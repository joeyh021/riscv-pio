==> flow/design.v <==
module ClockDivider(
    input clock,
    input [15:0] divisor,
    output wire outClk
);
    reg [15:0] counter;
    reg [15:0] divisor_reg;
    reg counted_clock;
    wire reset = (divisor != divisor_reg);
    assign outClk = divisor == 16'b0 ? clock : counted_clock;
    always @ (posedge clock) begin
        if (reset) begin
            counter <= 16'b0;
            counted_clock <= 1'b1;
            divisor_reg <= divisor;
        end else if (counter == divisor_reg - 16'b1) begin
            counter <= 16'b0;
            counted_clock <= 1'b1;
        end else begin
            counter <= counter + 16'b1;
            counted_clock <= 1'b0;
        end
    end
endmodule
Tool chain data of ClockDivider
The steps from the RTL of ClockDivider to its reports follow in flow order. Line numbers count from 1 in the design file above. The mark - stands for no value.

Top: ClockDivider. Clock input: clock. Cell library: sky130hd. Corner: tt_025C_1v80.

Word level
Yosys after proc, flatten, opt, wreduce and memory -nomap, before mapping. Enables and synchronous resets that opt folds into registers are not counted as muxes. Memory bits, and registers merged into a memory's read port (data or address), are not among the register bits. Print and check cells are not counted. Equal cells are merged and count once.

The figure for register bits after elaboration is 33. Input port bits: 17. The figure for output and inout bits is 1.

The entry for add/subtract/negate cells reads 2. The entry for equal/unequal tests reads 2. Mux-type cells: 2. Reduce/logical cells: 2.

Operators by type and width (count): adder 16 x 1 -> 16 bit with constant B (1); subtractor 16 x 1 -> 16 bit with constant B (1); equality test 16 bit (1); != test 16 bit (1); logical NOT 16 bit (1); OR reduction 2 bit (1); two-way mux 1 bit (2).

Longest topological paths
Longest topological path by Yosys (ltp), each cell counted once; first at word level (registers and memories cut), then after technology mapping (sequential cells cut; the memories' decode and read muxes count).

The figure for word-level depth is 3. Under ABC_AREA stands 0. The figure for mapped depth is 11. The entry for mapped depth without buffers reads 8.

Synthesis result
Source: synth_stat.txt of the flow (Yosys; design flattened, memories mapped). It holds for the ABC_AREA given above (unset counts as 0); a run with the other value may have another netlist.

Cells by type: sky130_fd_sc_hd__edfxtp_1 (count 16, area in all 480.461 µm²); sky130_fd_sc_hd__dfxtp_1 (count 17, area in all 340.326 µm²); sky130_fd_sc_hd__xnor2_1 (count 34, area in all 297.786 µm²); sky130_fd_sc_hd__xor2_1 (count 10, area in all 87.584 µm²); sky130_fd_sc_hd__a211oi_2 (count 6, area in all 75.072 µm²); sky130_fd_sc_hd__nor4_1 (count 12, area in all 75.072 µm²); sky130_fd_sc_hd__nand4_1 (count 10, area in all 62.56 µm²); sky130_fd_sc_hd__nand3_1 (count 12, area in all 60.058 µm²); sky130_fd_sc_hd__buf_6 (count 5, area in all 56.304 µm²); sky130_fd_sc_hd__a211oi_1 (count 7, area in all 52.55 µm²); sky130_fd_sc_hd__nand2_1 (count 11, area in all 41.29 µm²); sky130_fd_sc_hd__nor3_1 (count 7, area in all 35.034 µm²); sky130_fd_sc_hd__nor2_1 (count 9, area in all 33.782 µm²); sky130_fd_sc_hd__clkbuf_8 (count 2, area in all 27.526 µm²); sky130_fd_sc_hd__ha_1 (count 2, area in all 25.024 µm²); sky130_fd_sc_hd__inv_1 (count 6, area in all 22.522 µm²); sky130_fd_sc_hd__nand3b_1 (count 3, area in all 22.522 µm²); sky130_fd_sc_hd__xnor3_1 (count 1, area in all 22.522 µm²).

Not listed: further types 31, cells in them 49.

Cells in the netlist: 219. Under chip area (Yosys) stands 2190.9 µm². Flip-flop cells: 33.

Ticket comment

Record of 2 stored runs of the RTL-to-layout flow on ClockDivider, platform sky130hd. The runs are unordered. Constraints: input delay and output delay 20% of the set period each, output load 0.01 pF. "total power after layout": no workload was simulated; the value follows from the tool's default switching activity.

Entry A has these settings: period_ns 3.25; CAP_MARGIN 20; CORE_MARGIN 2; CORE_UTILIZATION 40; SLEW_MARGIN 20. For the standard-cell area of the final layout the run shows 2507.4 µm². For the die outline area the run shows 6084.8 µm². For the setup slack of the worst path the run shows 23 ps. The utilization in the final report reads 0.482. The post-route worst hold slack is 555 ps. The total power after layout is 1.030 mW. For the post-route setup TNS the run shows 0 ps. For the chip area in the Yosys report the run shows 2190.9 µm².

Entry B has these settings: period_ns 2.61; CORE_UTILIZATION 59; PLACE_DENSITY_LB_ADDON 0.01; CORE_MARGIN 3; CELL_PAD_IN_SITES_DETAIL_PLACEMENT 2; SLEW_MARGIN 40; MIN_ROUTING_LAYER met1; MAX_ROUTING_LAYER met5; CAP_MARGIN 20. Outcome: unfinished; error DPL-0033 in placement.
